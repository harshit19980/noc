==> flow/design.v <==
module switch33 #(parameter x_coord ='d3,parameter y_coord='d1,X=4,Y=4,data_width=8, x_size=2, y_size=2,total_width=(2*x_size+2*y_size+data_width),sw_no=X*Y,layerNo=1,neuronNo=2,numWeight=4,sigmoidSize=5,weightIntWidth=2,bias=16'h1AA5,weightFile="w_1_2")
(
input wire clk,
input wire rstn,
input wire i_ready_r,   
input wire i_ready_t,   
input wire i_ready_pe,  
input wire i_valid_l,   
input wire i_valid_b,   
input wire i_valid_pe,  
output wire o_ready_l,  
output wire o_ready_b,   
output reg  o_ready_pe,  
output reg o_valid_r,   
output reg o_valid_t,   
output reg o_valid_pe,  
input wire [total_width-1:0] i_data_l,
input wire [total_width-1:0] i_data_b,
input wire [total_width-1:0] i_data_pe,
output reg [total_width-1:0] o_data_r,
output reg [total_width-1:0] o_data_t,
output reg [total_width-1:0] o_data_pe
);
wire leftToPe;
wire bottomToPe;
wire peTope;
wire leftToRight;
wire leftToTop;
wire bottomToRight;
wire bottomToTop;
wire peToTop;
wire peToRight;
assign  o_ready_l = 1'b1;
assign  o_ready_b = 1'b1;
assign leftToPe = ((i_data_l[3:2]==x_coord) & (i_data_l[1:0]==y_coord) & i_valid_l);
assign leftToRight = ((i_data_l[3:2]!=x_coord) & i_valid_l);
assign leftToTop = (i_data_l[3:2]==x_coord) & (i_data_l[1:0]!=y_coord) & i_valid_l;
assign bottomToPe = (i_data_b[3:2]==x_coord) & (i_data_b[1:0]==y_coord) & i_valid_b;
assign bottomToRight = (i_data_b[1:0]==y_coord) & (i_data_b[3:2]!=x_coord) & i_valid_b; 
assign bottomToTop = (i_data_b[1:0]!=y_coord ) & i_valid_b;
assign peTope = ((i_data_pe[3:2]==x_coord) & (i_data_pe[1:0]==y_coord) & i_valid_pe & o_ready_pe);
assign peToRight = ((i_data_pe[3:2]!=x_coord) & i_valid_pe & o_ready_pe);
assign peToTop = (~peToRight & (i_data_pe[1:0]!=y_coord) & i_valid_pe & o_ready_pe);
always @(*)
begin
    if((~leftToRight & ~leftToTop & ~leftToPe) | (~bottomToTop & ~bottomToRight & ~bottomToPe))
    begin
        o_ready_pe = 1'b1;
    end
    else
    begin
        o_ready_pe = 1'b0;
    end
end
always @(posedge clk)
begin
    if(!rstn)
        o_valid_r <=1'b0;
    else
    begin
        casex({leftToRight,leftToTop,leftToPe,bottomToRight,bottomToTop,bottomToPe,peTope,peToRight,peToTop,i_ready_pe})
            10'bxxx_1xx_xxx_x:begin  
                o_data_r  <= i_data_b;
                o_valid_r <= 1'b1;
            end
            10'b1xx_xxx_xxx_x:begin 
                o_data_r  <= i_data_l;
                o_valid_r <= 1'b1;
            end
            10'b0xx_xxx_x1x_x:begin 
                o_data_r  <= i_data_pe;
                o_valid_r <= 1'b1;
            end
            10'bx1x_x1x_xxx_x:begin  
                o_data_r <= i_data_l;
                o_valid_r <= 1'b1;
            end
            10'bx1x_xxx_xx1_x:begin  
                o_data_r <= i_data_pe;
                o_valid_r <= 1'b1;
            end
            10'bxxx_x1x_xx1_x:begin 
                o_data_r  <= i_data_pe;
                o_valid_r <= 1'b1;
            end
            10'bxx1_xxx_1xx_x:begin 
                o_data_r  <= i_data_l;
                o_valid_r <= 1'b1;
            end
            10'bxx1_xx1_xxx_x:begin 
                o_data_r  <= i_data_l;
                o_valid_r <= 1'b1;
            end
            10'bxxx_xx1_1xx_x:begin 
                o_data_r  <= i_data_b;
                o_valid_r <= 1'b1;
            end
            10'bxx1_xxx_xxx_0:begin 
                o_data_r  <= i_data_l;
                o_valid_r <= 1'b1;
            end
            10'bxxx_xxx_1xx_0:begin 
                o_data_r <= i_data_pe;
                o_valid_r <= 1'b1;
            end
            10'bx1x_xx1_xxx_0:begin 
                o_data_r <= i_data_b;
                o_valid_r <= 1'b1;
            end
            10'bxxx_xx1_xx1_0:begin 
                o_data_r  <= i_data_b;
                o_valid_r <= 1'b1;
            end
            default:begin
                o_valid_r <= 1'b0;
            end
        endcase
    end
end
always @(posedge clk)
begin
    if(!rstn)
        o_valid_t <= 1'b0;
    else
    begin
        casex({leftToRight,leftToTop,leftToPe,bottomToRight,bottomToTop,bottomToPe,peTope,peToRight,peToTop,i_ready_pe})
            10'bxxx_x1x_xxx_x:begin 
                o_data_t <= i_data_b;
                o_valid_t <= 1'b1;
            end
            default:begin
                o_valid_t <= 1'b0;
            end
        endcase
    end
end
always @(posedge clk)
begin
    if(!rstn)
        o_valid_pe <= 1'b0; 
    else if(peTope & i_ready_pe)
    begin
        o_data_pe <= i_data_pe;
        o_valid_pe <=1'b1;
    end
    else if(bottomToPe & i_ready_pe)
    begin
        o_data_pe  <= i_data_b;
        o_valid_pe <= 1'b1;
    end
    else if(leftToPe & i_ready_pe)
    begin
        o_data_pe <= i_data_l;
        o_valid_pe <= 1'b1;
    end
    else if(o_valid_pe & ~i_ready_pe)
        o_valid_pe <=1'b1;
    else
        o_valid_pe <=1'b0;
end
endmodule
# == Step by step through the tools: switch33 ==
# Tool output for the design above, in the order of the flow.
# Lines are those of the file above, counted from 1.
# Not given: -
# setup
top,switch33
clk_port,clk
lib,sky130hd
corner,tt_025C_1v80

# == After elaboration ==
# Yosys after proc, flatten, opt, wreduce and memory -nomap, before mapping. Memory bits, and registers merged into a memory's read port (data or address), are not among the register bits. Print and check cells are not counted. Equal cells are merged and count once.
# word_totals
word_cells,103
out_inout_bits,54
ff_bits,51
inputBits,56
# classes
n_logic,35
reduce_and_logical,6
muxes,33
n_eq,23
# ops
op,count
2-to-1 mux 16 bit,14
case mux 16 bit (select 2 bit),1
AND 1 bit,26
equality test 2 bit with constant B,11
2-to-1 mux 1 bit,18
nonzero test 13 bit,1
inverter 1 bit,8
equality test 2 x 1 -> 1 bit with constant B,4
inequality test 2 x 1 -> 1 bit with constant B,3
inequality test 2 bit with constant B,3
AND reduction 2 bit,3
equality test 3 bit with constant B,2
nonzero test 3 bit,1
OR reduction 2 bit,1
bitwise OR 1 bit,1

# == Logic depth ==
# Depth = most cells in a row (Yosys ltp): at word level without a register or memory, in the mapped netlist without a sequential cell, where the memories' decode and read muxes count.
# depth
ltp_word,26
abc_area,0
mapped_depth,8
ltp_nobuf,6

# == Mapped cells and area ==
# Yosys stat after the flow's synthesis: flattened, memories mapped to cells. It holds for the ABC_AREA given above (unset counts as 0); a run with the other value may have another netlist.
# The area totals of this step are shown rounded.
# mapped
seq_area_um2,1500
synth_area_um2,3030
buffers,18
flip_flops,51
cells,279
# types
cell,count,area_total_um2
sky130_fd_sc_hd__edfxtp_1,48,1.44E+03
sky130_fd_sc_hd__a21oi_1,34,170.163
sky130_fd_sc_hd__nor2_1,34,127.622
sky130_fd_sc_hd__mux2i_1,12,120.115
sky130_fd_sc_hd__a2111oi_2,7,105.101
sky130_fd_sc_hd__a21o_1,13,97.594
sky130_fd_sc_hd__a211oi_2,7,87.584
sky130_fd_sc_hd__o21ai_0,16,80.077
sky130_fd_sc_hd__o221a_1,6,67.565
sky130_fd_sc_hd__o221a_2,6,67.565
sky130_fd_sc_hd__dfxtp_1,3,60.058
sky130_fd_sc_hd__nand2_1,13,48.797
sky130_fd_sc_hd__a2111oi_0,5,43.792
sky130_fd_sc_hd__a211oi_1,5,37.536
sky130_fd_sc_hd__buf_2,7,35.034
sky130_fd_sc_hd__or2_2,5,31.28
sky130_fd_sc_hd__clkbuf_1,8,30.029
sky130_fd_sc_hd__nand3_1,5,25.024
# Not listed: further types 32, cells in them 45.

# == Path before layout ==
# Path of least setup slack by OpenSTA after synthesis, without wires, with an ideal clock, recovery checks aside; 20% of the period is set as input and as output delay. Where synthesis merged equal registers, the netlist keeps one of their names.
# synth_timing
path_kind,input to register
startpoint,input port i_data_b[1]
endpoint,register o_data_r[0]
path_slack_ps,854
path_buffers,1
setup_ps,375
in_delay_ps,686
path_stages,7
t_required_ps,3055
t_first_pin_ps,686
path_delay_ps,1890
arrival_time_ps,2201
tclk_ps,3430
period_less_setup_slack_ps,2576
# "path_delay_ps" = arrival - input delay + setup time.
# "path_stages" counts driving pins, that of a launching flip-flop among them; a cell with two outputs on the path counts twice.
# "period_less_setup_slack_ps" = period - worst setup slack (recovery checks aside). The figure is calculated, with input and output delays left at 20% of the set period.
# Between the ends stands the longest chain of elaborated cells between them, by number of cells; it is not shown to be the way that was timed. Of several equally long chains one is given.
# Each line given opens the expression or statement behind the cell; cells for indexed reads and writes are added by Yosys, which also makes memories of some case tables.
# At most two assigning lines are given for a register; there are more.
# The path ends at the enable pin of a flip-flop; only ways to that pin are counted.
# synth_between
path_cell_list,sky130_fd_sc_hd__and2b_1 > sky130_fd_sc_hd__nor4_1 > sky130_fd_sc_hd__or2_2 > sky130_fd_sc_hd__clkbuf_1 > sky130_fd_sc_hd__nor2_1 > sky130_fd_sc_hd__nand3_1 > sky130_fd_sc_hd__o31a_1
elab_chain_cells,16
cone_cells,32
cone_classes,12 x eq/ne; 1 x mux; 17 x logic; 2 x reduce/logical
# synth_lines
item,line,rtl
"start, declared",18,"input wire [total_width-1:0] i_data_b,"
equality test 2 x 1 -> 1 bit,39,assign bottomToRight = (i_data_b[1:0]==y_coord) & (i_data_b[3:2]!=x_coord) & i_valid_b;
AND 1 bit x2,39,
inverter 1 bit,46,if((~leftToRight & ~leftToTop & ~leftToPe) | (~bottomToTop & ~bottomToRight & ~bottomToPe))
AND 1 bit x2,46,
bitwise OR 1 bit,46,
2-to-1 mux 1 bit,46,
AND 1 bit,42,assign peToRight = ((i_data_pe[3:2]!=x_coord) & i_valid_pe & o_ready_pe);
inverter 1 bit,43,assign peToTop = (~peToRight & (i_data_pe[1:0]!=y_coord) & i_valid_pe & o_ready_pe);
AND 1 bit x3,43,
equality test 3 bit,61,"casex({leftToRight,leftToTop,leftToPe,bottomToRight,bottomToTop,bottomToPe,peTope,peToRight,peToTop,i_ready_pe ..."
nonzero test 13 bit,-,
AND reduction 2 bit,-,
"end, assigned",63,o_data_r  <= i_data_b;
"end, assigned",67,o_data_r  <= i_data_l;
"end, declared",20,"output reg [total_width-1:0] o_data_r,"

# Record of 2 stored runs of the RTL-to-layout flow on switch33, platform sky130hd. The runs are unordered. Constraints: input delay and output delay 20% of the set period each, output load 0.01 pF.
# A setting shown as . is not set for that run.
run,period_ns,CORE_UTILIZATION,CAP_MARGIN,CORE_MARGIN,SLEW_MARGIN,SETUP_SLACK_MARGIN,PLACE_DENSITY_LB_ADDON,HOLD_SLACK_MARGIN,CELL_PAD_IN_SITES_GLOBAL_PLACEMENT,CELL_PAD_IN_SITES_DETAIL_PLACEMENT,TNS_END_PERCENT,GPL_ROUTABILITY_DRIVEN,CTS_CLUSTER_DIAMETER,MIN_ROUTING_LAYER
run 1,2.46,65,20,2,20,.,.,.,.,.,.,.,.,.
run 2,1.91,68,20,7,40,0.26,0.29,0.11,2,1,20,1,195,met2
# Run 1: not finished: placement ended with error GPL-0301
# Run 2: not finished: placement ended with error FLW-0024
